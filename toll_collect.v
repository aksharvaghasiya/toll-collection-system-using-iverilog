==> flow/design.v <==
module toll_system(
    input clk,
    input reset,
    input vehicle_detected,
    input [1:0] vehicle_type,      
    input [15:0] card_balance,     
    output reg [15:0] new_balance,
    output reg [7:0] toll_deducted,
    output reg gate_open,
    output reg [2:0] state,        
    output reg [7:0] display_msg   
);
    parameter CAR   = 2'b00;
    parameter TRUCK = 2'b01;
    parameter BIKE  = 2'b10;
    parameter CAR_TOLL   = 50;
    parameter TRUCK_TOLL = 100;
    parameter BIKE_TOLL  = 20;
    parameter IDLE      = 3'b000;
    parameter CHECK     = 3'b001;
    parameter BALANCE   = 3'b010;
    parameter DEDUCT    = 3'b011;
    parameter OPEN_GATE = 3'b100;
    parameter DENY      = 3'b101;
    reg [2:0] next_state;
    always @(posedge clk or posedge reset) begin
        if (reset)
            state <= IDLE;
        else
            state <= next_state;
    end
    always @(*) begin
        next_state = state;
        case (state)
            IDLE: if (vehicle_detected) next_state = CHECK;
            CHECK: next_state = BALANCE;
            BALANCE: if (card_balance >= toll_deducted) next_state = DEDUCT;
                     else next_state = DENY;
            DEDUCT: next_state = OPEN_GATE;
            OPEN_GATE: next_state = IDLE;
            DENY: next_state = IDLE;
        endcase
    end
    always @(posedge clk or posedge reset) begin
        if (reset) begin
            toll_deducted <= 0;
            new_balance   <= 0;
            gate_open     <= 0;
            display_msg   <= " ";  
        end else begin
            case (state)
                IDLE: begin
                    toll_deducted <= 0;
                    gate_open <= 0;
                    display_msg <= "W";  
                end
                CHECK: begin
                    case (vehicle_type)
                        CAR:   toll_deducted <= CAR_TOLL;
                        TRUCK: toll_deducted <= TRUCK_TOLL;
                        BIKE:  toll_deducted <= BIKE_TOLL;
                        default: toll_deducted <= 0;
                    endcase
                    display_msg <= "P";  
                end
                BALANCE: begin
                    display_msg <= "C";  
                end
                DEDUCT: begin
                    new_balance <= card_balance - toll_deducted;
                    display_msg <= "D";  
                end
                OPEN_GATE: begin
                    gate_open <= 1;
                    display_msg <= "O";  
                end
                DENY: begin
                    new_balance <= card_balance;
                    gate_open <= 0;
                    display_msg <= "X";  
                end
            endcase
        end
    end
endmodule
### From RTL to reports: toll_system

The steps from the RTL of toll_system to its reports follow in flow order.
Line numbers count from 1 in the design file above.
Cell names lack the library's common part.
The mark - stands for no value.

| design | value |
|---|---|
| top | toll_system |
| clock | clk |
| standard-cell library | sky130hd |
| timing corner | tt_025C_1v80 |

### Elaborated design

Yosys after proc, flatten, opt, wreduce and memory -nomap, before mapping. Memory bits, and registers merged into a memory's read port (data or address), are not among the register bits. Print and check cells are not counted. Equal cells are merged and count once.

| storage and ports | value |
|---|---|
| output and inout bits | 36 |
| input bits | 21 |
| register bits after elaboration | 36 |
| word-level cells | 33 |

| cells by class | value |
|---|---|
| reductions and logical operators | 10 |
| equality and inequality tests | 8 |
| $lt $le $gt $ge | 1 |
| $add $sub $neg | 1 |
| multiplexer cells | 8 |

Operator list:

| cell | count |
|---|---|
| 8-bit case mux with 6-bit select | 1 |
| 16-bit case mux with 2-bit select | 1 |
| 7-bit case mux with 3-bit select | 1 |
| 16-bit by 8-bit subtractor with 16-bit output | 1 |
| 16-bit by 8-bit >= comparator with 1-bit output | 1 |
| 8-bit case mux with 2-bit select | 1 |
| 3-bit case mux with 5-bit select | 1 |
| 2-bit nonzero test | 3 |
| 3-bit by 2-bit == test with 1-bit output (second input constant) | 2 |
| 3-bit == test (second input constant) | 2 |
| 6-bit nonzero test | 1 |
| 3-bit 2-to-1 mux | 2 |
| 5-bit nonzero test | 1 |
| 2-bit OR reduction | 2 |
| 3-bit by 1-bit == test with 1-bit output (second input constant) | 1 |
| 3-bit zero test | 1 |
| 2-bit by 1-bit == test with 1-bit output (second input constant) | 1 |
| 2-bit == test (second input constant) | 1 |
| 2-bit inequality test (second input constant) | 1 |
| 2-bit zero test | 1 |
| 2-bit AND reduction | 1 |
| 1-bit case mux with 2-bit select | 1 |

### Logic depth

Longest topological path by Yosys (ltp), each cell counted once; first at word level (registers and memories cut), then after technology mapping (sequential cells cut; the memories' decode and read muxes count).

| logic depth | value |
|---|---|
| word-level depth | 4 |
| ABC_AREA | 0 |
| mapped depth | 9 |
| depth with buffers taken out | 9 |

### Synthesis result

Source: synth_stat.txt of the flow (Yosys; design flattened, memories mapped). It holds for the ABC_AREA given above (unset counts as 0); a run with the other value may have another netlist.
Totals and module areas in this step are rounded.

Cell types:

| cell type | count | area in all (µm²) |
|---|---|---|
| dfrtp_1 | 30 | 750.72 |
| nand2_1 | 31 | 116.362 |
| ha_1 | 9 | 112.608 |
| o21ai_1 | 21 | 105.101 |
| xor2_1 | 11 | 96.342 |
| inv_1 | 11 | 41.29 |
| buf_4 | 5 | 37.536 |
| mux2i_1 | 3 | 30.029 |
| a2111oi_4 | 1 | 27.526 |
| clkbuf_1 | 7 | 26.275 |
| dfstp_2 | 1 | 26.275 |
| nor2_1 | 7 | 26.275 |
| xnor2_1 | 3 | 26.275 |
| nand2b_1 | 4 | 25.024 |
| nand3_1 | 5 | 25.024 |
| nand3b_1 | 3 | 22.522 |
| nor4_4 | 1 | 21.27 |
| fa_1 | 1 | 20.019 |

Not listed: further types 27, cells in them 36.

| synthesis totals | value |
|---|---|
| mapped cells | 190 |
| mapped area | 1810 µm² |
| area of sequential cells | 777 µm² |
| buffer cells | 13 |
| flip-flop cells | 31 |

### Timing after synthesis

OpenSTA on the mapped netlist: ideal clock, no wires. The path of least setup slack (recovery checks aside). Input and output delay are each 20% of the period. Register names are those of the netlist, which keeps one name where synthesis merged equal registers.

| path post-synthesis | value |
|---|---|
| path kind | in2reg |
| from | in card_balance[1] |
| to | reg new_balance[15] |
| external input delay | 432 ps |
| stages | 9 |
| clock period | 2160 ps |
| path slack | -34 ps |
| data required time | 2028 ps |
| buffers on the path | 0 |
| time at the first pin | 432 ps |
| delay of the path | 1762 ps |
| library setup time | 132 ps |
| arrival time | 2062 ps |
| synthesis period reached | 2194 ps |

"delay of the path" = arrival - input delay + setup time.
"stages": output pins that drive a net of the path, with the launching flip-flop's if there is one; two outputs of one cell count as two.
"synthesis period reached" is the clock period less the worst setup slack; recovery checks do not enter. This is arithmetic on one report: input and output delays are still those of the set period (20% each).
Between the ends stands the longest chain of elaborated cells between them, by number of cells; it is not shown to be the way that was timed. Of several equally long chains one is given.
A line is the first line of the expression or statement that the cell stems from. Yosys adds cells for indexed reads and writes and turns some case tables into memories.
At most two assigning lines are given for a register; there are more.

| between the ends, post-synthesis | value |
|---|---|
| path through | inv_1 ha_1 inv_1 fa_1 o2111a_1 a2111oi_4 nand3b_1 xor2_1 o21ai_1 |
| cells in the longest elaborated chain | 2 |
| elaborated cells between the ends (all ways) | 2 |
| RTL lines with such cells | 2 |
| those cells by class | add/sub: 1; mux: 1 |

Ends and longest elaborated chain, post-synthesis:

| item | line | source |
|---|---|---|
| start, declared | 6 | `input [15:0] card_balance,` |
| 16-bit by 8-bit subtractor with 16-bit output | 70 | `new_balance <= card_balance - toll_deducted;` |
| 16-bit case mux with 2-bit select | 51 | `case (state)` |
| end, assigned | 70 |  |
| end, assigned | 78 | `new_balance <= card_balance;` |
| end, declared | 7 | `output reg [15:0] new_balance,` |

### Worst path after layout

From the final timing report of entry A: the path of least setup slack in the routed layout; clock arrival at registers is part of the times.
The report prints the path's times to 10 ps; the period is as set.

| path post-layout | value |
|---|---|
| path kind | in2reg |
| from | in card_balance[2] |
| to | reg new_balance[13] |
| clock period | 2510 ps |
| path slack | 240 ps |
| buffers on the path | 2 |
| arrival time | 2480 ps |
| data required time | 2720 ps |
| stages | 8 |
| external input delay | 500 ps |
| time at the first pin | 500 ps |
| library setup time | 70 ps |

Between the ends stands the longest chain of elaborated cells between them, by number of cells; it is not shown to be the way that was timed. Of several equally long chains one is given.
At most two assigning lines are given for a register; there are more.

| between the ends, post-layout | value |
|---|---|
| path through | clkdlybuf4s50_1 fa_2 o2111a_1 a2111oi_4 buf_4 nand2_1 xor2_1 o21ai_1 |
| cells in the longest elaborated chain | 2 |
| elaborated cells between the ends (all ways) | 2 |
| RTL lines with such cells | 2 |
| those cells by class | add/sub: 1; mux: 1 |

Ends and longest elaborated chain, post-layout:

| item | line | source |
|---|---|---|
| start, declared | 6 | `input [15:0] card_balance,` |
| 16-bit by 8-bit subtractor with 16-bit output | 70 | `new_balance <= card_balance - toll_deducted;` |
| 16-bit case mux with 2-bit select | 51 | `case (state)` |
| end, assigned | 70 |  |
| end, assigned | 78 | `new_balance <= card_balance;` |
| end, declared | 7 | `output reg [15:0] new_balance,` |

Hand-over note for toll_system

Design toll_system on sky130hd. What follows are 2 stored runs of the flow, each under its own settings; their order means nothing. The constraints put input and output delay at 20% of the set period each and load the outputs with 0.01 pF.
"clock period reached" is the run's clock period less its worst setup slack. It is reckoned from that one timing run; input and output delays stay at 20% of the period that was set.
"critical setup path time" = time allowed to the worst setup path (clock period - input delay - output delay, where it has them) - its slack; a late launch clock adds to it, a late capture clock takes from it.
"power" is the tool's figure for a default switching activity; nothing was simulated.
"critical setup path time" is known to 10 ps.
The measured numbers are rounded.
A setting shown as n/a is not set for that run.

| run | period_ns | CORE_UTILIZATION | CAP_MARGIN | CORE_MARGIN | SLEW_MARGIN | SETUP_SLACK_MARGIN | GPL_ROUTABILITY_DRIVEN | MIN_ROUTING_LAYER | MAX_ROUTING_LAYER | synthesis area (µm²) | total die area (µm²) | standard-cell area after layout (µm²) | post-route utilization (%) | worst setup slack after layout (ps) | setup total negative slack (ps) | post-route worst hold slack (ps) | power (uW) | clock period reached (ps) | critical setup path time (ps) | type of the worst setup path |
|---|---|---|---|---|---|---|---|---|---|---|---|---|---|---|---|---|---|---|---|---|
| entry A | 2.51 | 31 | 20 | 2 | 20 | n/a | n/a | n/a | n/a | 1810 | 6450 | 2580 | 46.3 | 237 | 0 | 478 | 2930 | 2273 | 1770 | in2reg |
| entry B | 3.85 | 62 | 35 | 3 | 20 | 0.2 | 0 | met2 | met4 | 1810 | 3600 | 2410 | 92.1 | 866 | 0 | 480 | 1890 | 2984 | 2210 | in2reg |

End of note.
